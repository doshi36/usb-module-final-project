==> flow/design.v <==
module db_write(input logic clk, input logic n_rst,
    input logic flush, input logic clear, input logic [6:0] buff_occ,
    input logic store_tx_data, input logic [7:0] tx_data,
    input logic store_rx_data, input logic [7:0] RX_packet_data,
    output logic write_en, output logic [7:0] write_data, output logic [6:0] write_ptr);
    logic next_en;
    logic [6:0] next_ptr;
    logic [7:0] next_data;
    always_ff @ (posedge clk, negedge n_rst) begin 
        if(~n_rst) begin
            write_ptr <= 7'b0;
            write_data <= 8'b0;
            write_en <= 1'b0;
        end
        else begin
            write_ptr <= next_ptr;
            write_data <= next_data;
            write_en <= next_en;
        end
    end
    always_comb begin
        next_en = 0;
        next_data = write_data;
        next_ptr = write_ptr;
        if(clear || flush) begin
            next_en = 1'b0;
            next_data = 8'b0;
            next_ptr = 7'b0;
        end
        else if(buff_occ < 7'd64) begin
            if(store_tx_data) begin
                next_en = 1'b1;
                next_data = tx_data;
                next_ptr = write_ptr + 1;
            end
            else if(store_rx_data) begin
                next_en = 1'b1;
                next_data = RX_packet_data;
                next_ptr = write_ptr + 1;
            end
        end
    end
endmodule
# Tool chain data of db_write
# Tool output for the design above, in the order of the flow.
# Line numbers count from 1 in the design file above.
# Operators: Yosys type, input widths -> output width; for muxes data width and select width s.
# Library cell names are shortened.
# Not given: n/a
# setup
top	db_write
clock_port	clk
cell_library	sky130hd
corner	tt_025C_1v80

# Elaborated design
# Counts by Yosys on the flattened word-level netlist (proc, flatten, opt, wreduce; memories kept). Register bits leave out memories and registers merged into their read ports (data or address). Print and check cells are left out. Cells with the same type and inputs are merged into one.
# word_totals
elab_cells	21
inputBits	29
ff_bits	16
# classes
n_reduce_logical	4
muxes	12
n_addsub	1
n_cmp	1
# op_table
operator	count
$mux 8	4
$mux 7	4
$add 7x1->7 const B	1
$lt 7x7->1 const B	1
$mux 1	4
$reduce_bool 3->1	1
$reduce_and 2->1	1
$reduce_bool 2->1	1
$logic_or 1x1->1	1

# Depth
# Yosys ltp: most cells in a row. Word level: on the elaborated netlist, between registers, memories and ports. Mapped: between sequential cells and ports; inverters and the memories' decode and read muxes count.
# depth
ltp_word	5
abc_area	0
mapped_depth	6
mapped_depth_nobuf	4

# Netlist
# The flow's flattened synthesis, as Yosys stat reports it; memories are mapped. The netlist is that of the ABC_AREA named above (0 if unset); the other value can give another one.
# types
type	count	area_total_um2
dfrtp_1	16	400.384
mux2i_1	9	90.086
a211oi_1	8	60.058
nor2_1	11	41.29
a21oi_1	4	20.019
o21bai_4	1	18.768
nand2_1	4	15.014
or3_2	2	15.014
ha_1	1	12.512
nand4_1	2	12.512
or3_1	2	12.512
buf_6	1	11.261
nand3_1	2	10.01
o21ai_0	2	10.01
o21ba_2	1	10.01
o311ai_0	1	8.758
o41ai_1	1	8.758
xnor2_1	1	8.758
# Other cell types: 7; their cells: 8.
# mapped
ffs	16
cell_count	77
mapped_area_mm2	0.0008108

# Path before layout
# Path of least setup slack by OpenSTA after synthesis, without wires, with an ideal clock, recovery checks aside; 20% of the period is set as input and as output delay. Where synthesis merged equal registers, the netlist keeps one of their names.
# synth_path
kind	register -> register
startpoint	register write_ptr[0]
endpoint	register write_ptr[2]
required_time_ns	1.442
clock_period_ns	1.52
path_delay_ns	1.320
launch_ns	0.000
slack_ns	0.200
setup_ns	0.078
arrival_ns	1.242
n_path_buf	0
path_stages	5
period_less_setup_slack_ns	1.32
# "path_delay_ns" is the arrival time less input delay plus setup time.
# "path_stages" counts driving pins, that of a launching flip-flop among them; a cell with two outputs on the path counts twice.
# "period_less_setup_slack_ns" = period - worst setup slack (recovery checks aside). The figure is calculated, with input and output delays left at 20% of the set period.
# Between the ends stands the longest chain of elaborated cells between them, by number of cells; it is not shown to be the way that was timed. Of several equally long chains one is given.
# A line is the first line of the expression or statement that the cell stems from. Yosys adds cells for indexed reads and writes and turns some case tables into memories.
# synth_between
path_cell_list	dfrtp_1 -> ha_1 -> inv_1 -> or3_2 -> a21oi_1
elab_chain_len	5
cone_cells	5
cone_classes	1 x add/sub; 4 x mux
# synth_rtl
element	line_no	rtl
start: declaration	5	output logic write_en, output logic [7:0] write_data, output logic [6:0] write_ptr);
start: assignment	11	write_ptr <= 7'b0;
start: assignment	16	write_ptr <= next_ptr;
$add 7x1->7	39	next_ptr = write_ptr + 1;
$mux 7	36	else if(store_rx_data) begin
$mux 7	31	if(store_tx_data) begin
$mux 7	30	else if(buff_occ < 7'd64) begin
$mux 7	25	if(clear || flush) begin
end: assignment	11
end: assignment	16
end: declaration	5

# Path in the finished layout
# Path of least setup slack in the final report of record 1 (OpenROAD, finished layout, wires in). Where an end is a register, its clock arrival counts in the times.
# layout_path
kind	register -> register
startpoint	register write_ptr[1]
endpoint	register write_ptr[2]
required_time_ns	1.69
slack_ns	0.26
setup_ns	0.07
clock_period_ns	1.51
arrival_ns	1.43
path_stages	6
launch_ns	0.25
n_path_buf	1
# Between the ends stands the longest chain of elaborated cells between them, by number of cells; it is not shown to be the way that was timed. Of several equally long chains one is given.
# layout_between
path_cell_list	dfrtp_1 -> buf_6 -> ha_4 -> inv_2 -> or3_4 -> a21oi_2
elab_chain_len	5
cone_cells	5
cone_classes	1 x add/sub; 4 x mux
# layout_rtl
element	line_no	rtl
start: declaration	5	output logic write_en, output logic [7:0] write_data, output logic [6:0] write_ptr);
start: assignment	11	write_ptr <= 7'b0;
start: assignment	16	write_ptr <= next_ptr;
$add 7x1->7	39	next_ptr = write_ptr + 1;
$mux 7	36	else if(store_rx_data) begin
$mux 7	31	if(store_tx_data) begin
$mux 7	30	else if(buff_occ < 7'd64) begin
$mux 7	25	if(clear || flush) begin
end: assignment	11
end: assignment	16
end: declaration	5

# Settings and measured results of 2 stored flow runs for module db_write (sky130hd), not sorted in any way. The constraints put input and output delay at 20% of the set period each and load the outputs with 0.01 pF.
# By "clock_period_reached_ns" is meant the clock period of the run minus its worst setup slack. This is arithmetic on one report: input and output delays are still those of the set period (20% each).
# By "timing.worst_path_ns" is meant the share of the clock period that the worst setup path is allowed (20% is reserved at inputs, 20% at outputs), minus its slack. Clock arrival times at its registers enter into it.
# By "fin_power_uw" is meant OpenSTA's value without simulated activity: inputs other than the clock are taken to toggle once in ten clock periods, and the tool carries that through the logic.
# Among the settings, . means not set for that run.
setting or result,record 1,record 2
period_ns,1.51,1.4
CORE_UTILIZATION,26,34
SETUP_SLACK_MARGIN,0.28,.
PLACE_DENSITY,0.39,.
CORE_ASPECT_RATIO,1.69,.
CORE_MARGIN,8,2
CELL_PAD_IN_SITES_DETAIL_PLACEMENT,2,.
ABC_AREA,0,.
GPL_TIMING_DRIVEN,0,.
CTS_CLUSTER_SIZE,21,.
MIN_ROUTING_LAYER,met1,.
MAX_ROUTING_LAYER,met4,.
CAP_MARGIN,20,20
SLEW_MARGIN,20,20
setup_tns_ns,0.000,0.000
stdcell_area_mm2,0.0015177,0.0013475
fin_power_uw,1065,980.1
total_die_area_mm2,0.0052231,0.002791
worstSetupSlack_ns,0.259,0.051
synth_chip_area_mm2,0.0008108,0.0008108
clock_period_reached_ns,1.251,1.349
finish.utilization_pct,50.7,60.3
timing.worst_path_ns,1.25,1.07
path_kind,register -> register,register -> output
