==> flow/design.v <==
module ahb_lite_slave_cdl
(
    input logic clk, n_rst, hsel, hwrite, rx_data_ready, rx_transfer_active, rx_error, tx_error, tx_transfer_active,
    input logic [3:0] haddr,
    input logic [1:0] htrans, hsize,
    input logic [31:0] hwdata,
    output logic [31:0] hrdata,
    output logic hresp, hready, d_mode, get_rx_data, store_tx_data, clear,
    input logic [2:0] rx_packet,
    input logic [6:0] buffer_occ,
    input logic [7:0] rx_data,
    output logic [7:0] tx_data,
    output logic [2:0] tx_packet 
);
typedef enum logic [2:0] {idle, byte1, byte2, byte3, byte4} state_name;
state_name state;
state_name next_state;
logic [1:0] prev_hsize, prev_htrans;
logic [2:0] next_tx_packet;
logic next_hready, next_hresp, prev_hwrite, prev_hsel, next_clear, next_get_rx_data, next_store_tx_data;
logic [3:0] read_select, write_select, next_write_select, prev_haddr;
logic [31:0] next_hrdata;
logic [7:0] next_tx_data;
assign read_select = haddr;
assign next_write_select = haddr;
always_ff @ (posedge clk, negedge n_rst)
begin
    if (n_rst == 1'b0) begin
        hresp <= 0;
        hrdata <= '0;
        tx_packet <= '0;
        tx_data <= '0;
        clear <= '0;
        prev_hsize <= '0;
        prev_htrans <= '0;
        prev_haddr <= '0;
        prev_hwrite <= '0;
        prev_hsel <= '0;
        hready <= 0;
        state <= idle;
    end
    else begin
        hready <= next_hready;
        hresp <= next_hresp;
        hrdata <= next_hrdata;
        tx_packet <= next_tx_packet;
        tx_data <= next_tx_data;
        clear <= next_clear;
        write_select <= next_write_select;
        prev_hsize <= hsize;
        prev_haddr <= haddr;
        prev_htrans <= htrans;
        prev_hwrite <= hwrite;
        prev_hsel <= hsel;
        state <= next_state;
        get_rx_data <= next_get_rx_data;
        store_tx_data <= next_store_tx_data;
    end
end
always_comb begin
    next_hready = 1;
    next_hresp = 0;
    next_hrdata = hrdata;
    next_get_rx_data = 0;
    next_store_tx_data = 0;
    next_tx_packet = 0;
    next_tx_data = '0;
    next_clear = 0;
    next_state = state;
    if (hready) begin
        if ((prev_haddr == haddr) && (prev_hwrite && ~hwrite)) begin
            next_hrdata = hwdata;
        end
        else if (hsel == 1 && htrans == 2'b10 && hwrite == 0)
        begin
            if (hsize == 2'b00)
            begin
                case(read_select)
                    4'h0, 4'h1, 4'h2, 4'h3 : begin
                                                next_state = byte1;
                                                next_hready = 0;
                                                next_get_rx_data = 1;
                    end
                    4'h4       : next_hrdata = {24'b0, 3'b0, (rx_packet == 3'd6 ? 1 : 0), (rx_packet == 3'd5 ? 1 : 0), (rx_packet == 3'd1 ? 1 : 0),(rx_packet == 3'd2 ? 1 : 0), rx_data_ready};
                    4'h5       : next_hrdata = {16'b0, 6'b0, tx_transfer_active, rx_transfer_active, 8'b0};
                    4'h6       : next_hrdata = {24'b0, 7'b0, rx_error};
                    4'h7       : next_hrdata = {16'b0, 7'b0, tx_error, 8'b0};
                    4'h8       : next_hrdata = {16'b0, 9'b0, buffer_occ};
                    4'h9, 4'ha, 4'hb : begin
                                        next_hready = 0;
                                        next_hresp = 1;
                                    end   
                    4'hc       : next_hrdata = {29'b0, tx_packet};
                    4'hd       : next_hrdata = {31'b0, clear};
                    default    : begin
                                    next_hready = 0;
                                    next_hresp = 1;
                                end
                endcase
            end
            else
            begin
                case(read_select)
                    4'h0, 4'h1, 4'h2, 4'h3 : begin
                                                next_state = byte1;
                                                next_hready = 0;
                                                next_get_rx_data = 1;
                    end
                    4'h4, 4'h5 : next_hrdata = {16'b0, 6'b0, tx_transfer_active, rx_transfer_active, 3'b0, (rx_packet == 3'd6 ? 1 : 0), (rx_packet == 3'd5 ? 1 : 0), (rx_packet == 3'd1 ? 1 : 0),(rx_packet == 3'd2 ? 1 : 0), rx_data_ready};
                    4'h6, 4'h7 : next_hrdata = {16'b0, 7'b0, tx_error, 7'b0, rx_error};
                    4'h8       : next_hrdata = {16'b0, 9'b0, buffer_occ};
                    4'h9, 4'ha, 4'hb : begin
                                        next_hready = 0;
                                        next_hresp = 1;
                                    end 
                    4'hc       : next_hrdata = {29'b0, tx_packet};
                    4'hd       : next_hrdata = {31'b0, clear};
                    default    : begin
                                    next_hready = 0;
                                    next_hresp = 1;
                                end
                endcase
            end    
        end
        else if (prev_hsel == 1 && prev_htrans == 2'b10 && prev_hwrite == 1)
        begin
            case (write_select)
                4'h0, 4'h1, 4'h2, 4'h3 : begin
                                            next_state = byte1;
                                            next_hready = 0;
                                            next_store_tx_data = 1;
                                            next_tx_packet = 3'b001;
                end
                4'hc  : next_tx_packet = hwdata[2:0];
                4'hd  : next_clear = hwdata[8];
                default    : begin
                                next_hready = 0;
                                next_hresp = 1;
                            end
            endcase
        end
    end
    else begin
        case(state)
            byte1  : begin
                        next_state = idle;
                        if (~hwrite) begin
                            next_hrdata[7:0] = rx_data;
                            if (hsize >= 2'b01) begin
                                next_get_rx_data = 1;
                                next_hready = 0;
                                next_state = byte2;  
                            end   
                        end  
                        else if (prev_hwrite) begin
                            next_tx_data = hwdata[7:0];
                            next_tx_packet = 3'b000;
                            if (prev_hsize >= 2'b01) begin
                                next_store_tx_data = 1;
                                next_hready = 0;
                                next_state = byte2; 
                                next_tx_packet = 3'b001; 
                            end   
                        end         
            end
            byte2  : begin
                        next_state = idle;
                        if (~hwrite) begin
                            next_hrdata[15:8] = rx_data;
                            if (hsize >= 2'b10) begin
                                next_get_rx_data = 1;
                                next_hready = 0;  
                                next_state = byte3;  
                            end 
                        end
                        else if (prev_hwrite) begin
                            next_tx_data = hwdata[15:8];
                            next_tx_packet = 3'b000;
                            if (prev_hsize >= 2'b10) begin
                                next_store_tx_data = 1;
                                next_hready = 0;
                                next_state = byte3; 
                                next_tx_packet = 3'b001; 
                            end   
                        end               
            end
            byte3  : begin
                        if (~hwrite) begin
                            next_hrdata[23:16] = rx_data;
                            next_get_rx_data = 1;
                            next_hready = 0;    
                        end   
                        else if (prev_hwrite) begin
                            next_tx_packet = 3'b001;
                            next_tx_data = hwdata[23:16];
                            next_store_tx_data = 1;
                            next_hready = 0;  
                        end    
                        next_state = byte4;  
            end
            byte4  : begin
                        if (~hwrite) 
                            next_hrdata[31:24] = rx_data;  
                        else if (prev_hwrite)
                            next_tx_data = hwdata[31:24];
                            next_tx_packet = 3'b001;
                        next_state = idle;         
            end
        endcase
    end
end
endmodule
* Reports on ahb_lite_slave_cdl
Tool output for the design above, in the order of the flow.
Line numbers count from 1 in the design file above.
Cell names lack the library's common part.
The mark n/a stands for no value.
- Top module :: ahb_lite_slave_cdl
- Clock input :: clk
- Standard-cell library :: sky130hd
- Timing corner :: tt_025C_1v80

* Word-level counts
Counts by Yosys on the flattened word-level netlist (proc, flatten, opt, wreduce; memories kept). Register bits leave out memories and registers merged into their read ports (data or address). Print and check cells are left out.
- Register bits :: 65
- Latch bits :: 0
- RAM bits :: 0
- Memory bits (read-only) :: 0
- Clocked read ports x word width :: 0
- Memories :: 0
- Input port bits :: 67
- Output and inout port bits :: 49
- Add/subtract/negate cells :: 0
- Multiply operators :: 0
- Div/mod/pow operators :: 0
- $lt $le $gt $ge :: 4
- Eq/ne operators :: 31
- Shifts and indexed selects :: 0
- Muxes and demuxes :: 103
- Bitwise operators :: 1
- Reduce/logical cells :: 27
** Operator list (number)
- case mux 32 bit (select 7 bit) :: 1
- case mux 32 bit (select 5 bit) :: 1
- two-way mux 32 bit :: 4
- two-way mux 8 bit :: 14
- two-way mux 1 bit :: 54
- two-way mux 3 bit :: 14
- case mux 8 bit (select 4 bit) :: 1
- AND reduction 5 bit :: 5
- case mux 3 bit (select 4 bit) :: 2
- == test 4 bit (second input constant) :: 5
- == test 4 x 2 -> 1 bit (second input constant) :: 4
- == test 4 x 3 -> 1 bit (second input constant) :: 4
- two-way mux 2 bit :: 8
- OR reduction 11 bit :: 1
- inequality test 10 x 3 -> 1 bit (second input constant) :: 1
- inequality test 3 x 1 -> 1 bit (second input constant) :: 3
- == test 3 x 2 -> 1 bit (second input constant) :: 3
- case mux 1 bit (select 3 bit) :: 3
- nonzero test 2 bit :: 4
- == test 4 x 1 -> 1 bit (second input constant) :: 2
- logical NOT 4 bit :: 2
- OR reduction 4 bit :: 2
- inequality test 8 x 1 -> 1 bit (second input constant) :: 1
- OR reduction 7 bit :: 1
- logical AND 1 bit :: 6
- OR reduction 2 bit :: 3
- OR reduction 6 bit :: 1
- case mux 3 bit (select 2 bit) :: 1
Not listed: further kinds 12, cells in them 15.

* Logic depth
Depth = most cells in a row (Yosys ltp): at word level without a register or memory, in the mapped netlist without a sequential cell, where the memories' decode and read muxes count.
- Depth in word-level cells :: 7
- ABC_AREA :: 0
- Depth in mapped cells :: 8
- Depth with buffers taken out :: 5

* Synthesis result
Yosys stat after the flow's synthesis: flattened, memories mapped to cells. It holds for the ABC_AREA given above (unset counts as 0); a run with the other value may have another netlist.
Totals and module areas in this step are rounded.
- Cell count :: 324
- Mapped area :: 3400 µm²
- Sequential area :: 1700 µm²
- Mapped flip-flops :: 66
** Cells by type
- dfrtp_1 :: number 60, area in all 1501.44 µm²
- mux2i_1 :: number 26, area in all 260.25 µm²
- a21oi_1 :: number 41, area in all 205.197 µm²
- edfxtp_1 :: number 6, area in all 180.173 µm²
- a22oi_1 :: number 19, area in all 142.637 µm²
- inv_1 :: number 30, area in all 112.608 µm²
- nor2b_1 :: number 11, area in all 68.816 µm²
- mux2_4 :: number 4, area in all 60.058 µm²
- buf_6 :: number 5, area in all 56.304 µm²
- nand2_1 :: number 14, area in all 52.55 µm²
- a221o_1 :: number 5, area in all 50.048 µm²
- nor2_1 :: number 12, area in all 45.043 µm²
- o21ai_0 :: number 8, area in all 40.038 µm²
- xnor2_1 :: number 4, area in all 35.034 µm²
- o211ai_1 :: number 4, area in all 30.029 µm²
- a2111oi_4 :: number 1, area in all 27.526 µm²
- a221oi_1 :: number 3, area in all 26.275 µm²
- and2_1 :: number 4, area in all 25.024 µm²
Other cell types: 43; their cells: 67.

* Worst setup path after synthesis
OpenSTA on the mapped netlist: ideal clock, no wires. The path of least setup slack (recovery checks aside). Input and output delay are each 20% of the period. Register names are those of the netlist, which keeps one name where synthesis merged equal registers.
- Path kind :: input -> register
- Start :: input port hwrite
- End :: register hrdata[3]
- Period :: 2.0 ns
- External input delay :: 0.400 ns
- Library setup time :: 0.125 ns
- Launch time at the first pin :: 0.400 ns
- Arrival time :: 1.729 ns
- Required time :: 1.875 ns
- Slack :: 0.146 ns
- Delay of the path :: 1.454 ns
- Driving pins on the path :: 7
- Buffers on the path :: 2
- Synthesis period reached :: 1.854 ns
"delay of the path" is the arrival time less input delay plus setup time.
"driving pins on the path": output pins that drive a net of the path, with the launching flip-flop's if there is one; two outputs of one cell count as two.
"synthesis period reached" = period - worst setup slack (recovery checks aside). The figure is calculated, with input and output delays left at 20% of the set period.
The rows between start and end are the longest chain of elaborated cells between them; the timing report does not say that the signal goes this way. Where chains are equally long, one stands for them.
Each line given opens the expression or statement behind the cell; cells for indexed reads and writes are added by Yosys, which also makes memories of some case tables.
- Cells stage by stage :: buf_6 and4bb_4 o211a_1 a22o_1 or2_0 buf_6 mux2_4
- Length of the longest elaborated chain :: 5
** Ends and longest elaborated chain, post-synthesis
- start, declared :: RTL line 3 : input logic clk, n_rst, hsel, hwrite, rx_data_ready, rx_transfer_active, rx_error, tx_error, tx_transfer_activ ...
- NOT 1 bit :: RTL line 74 : else if (hsel == 1 && htrans == 2'b10 && hwrite == 0)
- logical AND 1 bit :: RTL line 74
- two-way mux 32 bit :: RTL line 74
- two-way mux 32 bit :: RTL line 71 : if ((prev_haddr == haddr) && (prev_hwrite && ~hwrite)) begin
- two-way mux 32 bit :: RTL line 70 : if (hready) begin
- end, assigned :: RTL line 30 : hrdata <= '0;
- end, assigned :: RTL line 45 : hrdata <= next_hrdata;
- end, declared :: RTL line 7 : output logic [31:0] hrdata,

* Path in the finished layout
Path of least setup slack in the final report of run 2 (OpenROAD, finished layout, wires in). Where an end is a register, its clock arrival counts in the times.
- Path kind :: register -> register
- Start :: register prev_haddr[0]
- End :: register hrdata[3]
- Period :: 1.51 ns
- Library setup time :: 0.11 ns
- Launch time at the first pin :: 0.32 ns
- Arrival time :: 2.04 ns
- Required time :: 1.72 ns
- Slack :: -0.31 ns
- Driving pins on the path :: 8
- Buffers on the path :: 2
The rows between start and end are the longest chain of elaborated cells between them; the timing report does not say that the signal goes this way. Where chains are equally long, one stands for them.
- Cells stage by stage :: dfrtp_1 xnor2_2 and3b_2 buf_6 a2111oi_4 buf_4 a221o_1 mux2_4
- Length of the longest elaborated chain :: 4
** Ends and longest elaborated chain, post-layout
- start, declared :: RTL line 21 : logic [3:0] read_select, write_select, next_write_select, prev_haddr;
- start, assigned :: RTL line 36 : prev_haddr <= '0;
- start, assigned :: RTL line 51 : prev_haddr <= haddr;
- == test 4 bit :: RTL line 71 : if ((prev_haddr == haddr) && (prev_hwrite && ~hwrite)) begin
- logical AND 1 bit :: RTL line 71
- two-way mux 32 bit :: RTL line 71
- two-way mux 32 bit :: RTL line 70 : if (hready) begin
- end, assigned :: RTL line 30 : hrdata <= '0;
- end, assigned :: RTL line 45 : hrdata <= next_hrdata;
- end, declared :: RTL line 7 : output logic [31:0] hrdata,

Hand-over note for ahb_lite_slave_cdl

Design ahb_lite_slave_cdl on sky130hd. What follows are 2 stored runs of the flow, each under its own settings; their order means nothing. The constraints put input and output delay at 20% of the set period each and load the outputs with 0.01 pF.
"worst setup path time" means the part of the period allowed to the worst setup path (the constraints hold back 20% at inputs and 20% at outputs) less its slack; where the path has registers, the arrival times of their clocks count too.
By "total power of the final layout" is meant OpenSTA's value without simulated activity: inputs other than the clock are taken to toggle once in ten clock periods, and the tool carries that through the logic.
The results are shown rounded.

** Run 1
- Settings :: period_ns=1.75; CORE_UTILIZATION=64; PLACE_DENSITY=0.87; HOLD_SLACK_MARGIN=0.07; CORE_MARGIN=6; CELL_PAD_IN_SITES_DETAIL_PLACEMENT=0; GPL_ROUTABILITY_DRIVEN=0; CTS_CLUSTER_SIZE=37; SLEW_MARGIN=40; CAP_MARGIN=20
- Outcome :: unfinished; error DPL-0033 in placement

** Run 2
- Settings :: period_ns=1.51; CORE_UTILIZATION=30; SETUP_SLACK_MARGIN=0.12; PLACE_DENSITY_LB_ADDON=0.23; CORE_ASPECT_RATIO=1.82; ABC_AREA=0; GPL_ROUTABILITY_DRIVEN=1; CAP_MARGIN=15; MIN_ROUTING_LAYER=met1; CORE_MARGIN=2; SLEW_MARGIN=20
- Worst setup slack after layout :: -0.31 ns
- Synthesis area :: 3400 µm²
- Worst hold slack after layout :: 0.22 ns
- Utilization :: 52%
- Die outline area :: 12000 µm²
- Worst setup path time :: 1.82 ns
- Class of the worst setup path :: register -> register
- Total power of the final layout :: 0.0074 W
- Total negative slack on setup checks :: -7.0 ns

End of note.
