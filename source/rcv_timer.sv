==> flow/design.v <==
module rcv_flex_counter
#(
    parameter  NUM_CNT_BITS = 4 
)
(
    input logic clk,
    input logic n_rst,
    input logic clear,
    input logic count_enable,
    input logic [NUM_CNT_BITS - 1:0] rollover_val,
    output logic [NUM_CNT_BITS - 1:0] count_out,
    output logic rollover_flag
);
logic [NUM_CNT_BITS - 1:0] nxt_count;
logic nxt_rollover_flag;
always_ff @ (posedge clk, negedge n_rst) begin
    if (~n_rst) begin
        count_out <= 0;
        rollover_flag <= 0;
    end
    else begin
        count_out <= nxt_count;
        rollover_flag <= nxt_rollover_flag;
    end 
end
always_comb begin
    nxt_rollover_flag = 0;
    nxt_count = count_out;
    if (clear) begin
        nxt_rollover_flag = 0;
        nxt_count = 0;
    end 
    else if (count_enable) begin
        if (count_out == (rollover_val - 1)) begin
            nxt_rollover_flag = 1;
            nxt_count = count_out + 1;
        end 
        else if (count_out == rollover_val)
            nxt_count = 1;
        else
            nxt_count = count_out + 1;
    end
    else begin
        nxt_rollover_flag = rollover_flag;
        nxt_count = count_out;
    end
end
endmodule
module rcv_timer (
    input logic clk,
    input logic n_rst,
    input logic edge_sig,
    input logic transfer_active,
    output logic byte_finish,
    output logic packet_done
);
    logic [3:0] count_out;
    rcv_flex_counter #(.NUM_CNT_BITS(4)) timer_1(
                        .clk(clk),     
                        .n_rst(n_rst), 
                        .clear(edge_sig),
                        .count_out(count_out), 
                        .count_enable(transfer_active), 
                        .rollover_val(4'd8));
    always_comb begin
        if (count_out == 4'd2) begin
            packet_done = '1;
        end
        else begin
            packet_done = '0;
        end
    end
    assign finished = (byte_finish || !transfer_active);
    rcv_flex_counter #(.NUM_CNT_BITS(4)) timer_2(
                        .clk(clk), 
                        .n_rst(n_rst), 
                        .clear(finished), 
                        .count_enable(packet_done), 
                        .rollover_val(4'd8), 
                        .rollover_flag(byte_finish));
endmodule
# == Tool chain data of rcv_timer ==
# What the tools print for rcv_timer, step after step.
# Line numbers count from 1 in the design file above.
# Library cell names are shortened.
# A cell with - has no value.
# setup
top,rcv_timer
clock,clk
lib,sky130hd
lib_corner,tt_025C_1v80

# == Word-level counts ==
# Source: Yosys, flattened and elaborated, memories not mapped. Widths are those after wreduce. Registers that Yosys merges into a memory's read port (data or address) are not register bits. Print and check cells do not count. Equal cells are merged and count once.
# word_totals
in_bits,4
regBits,9
# op_classes
equal,5
muxes,12
reduce_logical,4
n_addsub,2
# ops
cell,count
4-bit 2-to-1 mux,8
4-bit by 1-bit adder with 4-bit output with constant B,2
4-bit by 3-bit equality test with 1-bit output with constant B,2
4-bit equality test with constant B,2
2-bit nonzero test,2
4-bit by 2-bit equality test with 1-bit output with constant B,1
1-bit 2-to-1 mux,4
1-bit logical OR,1
1-bit zero test,1

# == Longest topological paths ==
# Yosys ltp: most cells in a row. Word level: on the elaborated netlist, between registers, memories and ports. Mapped: between sequential cells and ports; inverters and the memories' decode and read muxes count.
# depth
ltp_word,5
abc_area,0
mapped_depth,5
mapped_depth_nobuf,5

# == Mapped cells and area ==
# Source: synth_stat.txt of the flow (Yosys; design flattened, memories mapped). It holds for the ABC_AREA given above (unset counts as 0); a run with the other value may have another netlist.
# Totals and module areas in this step are rounded.
# synth_totals
buffers,0
seqArea_um2,225.2
cells,51
ffs,9
area_um2,525.5
# by_type
cell_type,count,area_total_um2
dfrtp_1,9,225.216
ha_1,5,62.56
a21oi_1,4,20.019
mux2i_1,2,20.019
inv_1,5,18.768
nor3b_4,1,18.768
nand2_1,4,15.014
nand3b_1,2,15.014
o21ai_0,3,15.014
o21bai_1,2,15.014
a31oi_1,2,12.512
a211o_2,1,10.01
a21bo_2,1,10.01
and4b_1,1,10.01
nand3_1,2,10.01
a311oi_1,1,8.758
a41oi_1,1,8.758
nor4b_1,1,8.758
# Other cell types: 3; their cells: 4.
# By module: a second synthesis without flattening, with its own total; a netlist apart from the flattened one above.
# hier_totals
cells_unflattened,84
area_unflattened_um2,774.5
# Rows give one instance, submodules left out.
# modules
module,n_inst,mod_seq_area_um2,cells,mod_area_um2
rcv_flex_counter (NUM_CNT_BITS=4),2,125.1,40,372.9
rcv_timer,1,0.0,4,28.8

# == Path before layout ==
# OpenSTA on the mapped netlist: ideal clock, no wires. The path of least setup slack (recovery checks aside). Input and output delay are each 20% of the period. Register names are those of the netlist, which keeps one name where synthesis merged equal registers.
# synth_timing
path_type,reg2reg
start,register timer_1.count_out[0]
end,register timer_2.count_out[3]
slack_ns,-0.109
n_path_buf,0
path_stages,6
t_required_ns,1.261
setup_time_ns,0.099
tclk_ns,1.36
delay_ns,1.469
arrival_ns,1.370
period_less_setup_slack_ns,1.469
# "delay_ns" = arrival - input delay + setup time.
# "path_stages": output pins that drive a net of the path, with the launching flip-flop's if there is one; two outputs of one cell count as two.
# "period_less_setup_slack_ns" = period - worst setup slack (recovery checks aside). The figure is calculated, with input and output delays left at 20% of the set period.
# Between the ends stands the longest chain of elaborated cells between them, by number of cells; it is not shown to be the way that was timed. Of several equally long chains one is given.
# Each line given opens the expression or statement behind the cell; cells for indexed reads and writes are added by Yosys, which also makes memories of some case tables.
# synth_via
path_cell_list,dfrtp_1 -> inv_1 -> ha_1 -> nor3b_4 -> a41oi_1 -> a311oi_1
elab_chain_cells,4
cells_between,5
cone_lines,3
cone_classes,eq/ne: 1; mux: 3; reduce/logical: 1
# synth_lines
element,line,text
start: declaration,11,"output logic [NUM_CNT_BITS - 1:0] count_out,"
start: assignment,18,count_out <= 0;
start: assignment,22,count_out <= nxt_count;
4-bit by 2-bit equality test with 1-bit output,66,if (count_out == 4'd2) begin
1-bit 2-to-1 mux,66,
4-bit 2-to-1 mux,33,else if (count_enable) begin
4-bit 2-to-1 mux,29,if (clear) begin
end: assignment,18,
end: assignment,22,
end: declaration,11,
# Nets of the timed path that keep an RTL name, with a line that drives or declares them; the list need not be complete.
# synth_nets
signal,line
packet_done,66

# 2 stored runs of rcv_timer in the flow (synthesis by Yosys, layout by OpenROAD, sky130hd cells), in arbitrary order. Constraints: input delay and output delay 20% of the set period each, output load 0.01 pF.
# A setting shown as - is not set for that run.
run,period_ns,CORE_UTILIZATION,SETUP_SLACK_MARGIN,PLACE_DENSITY_LB_ADDON,CORE_ASPECT_RATIO,CELL_PAD_IN_SITES_GLOBAL_PLACEMENT,TNS_END_PERCENT,GPL_TIMING_DRIVEN,GPL_ROUTABILITY_DRIVEN,MIN_ROUTING_LAYER,MAX_ROUTING_LAYER,CAP_MARGIN,CORE_MARGIN,SLEW_MARGIN,CELL_PAD_IN_SITES_DETAIL_PLACEMENT
entry A,1.41,52,0.06,0.3,1.88,0,25,0,1,met1,met5,20,2,20,-
entry B,1.82,41,-,0.03,1.51,-,-,-,0,-,met4,30,3,20,0
# Entry A: stopped before the end: floorplanning reported PDN-0185
# Entry B: stopped before the end: floorplanning reported PDN-0185
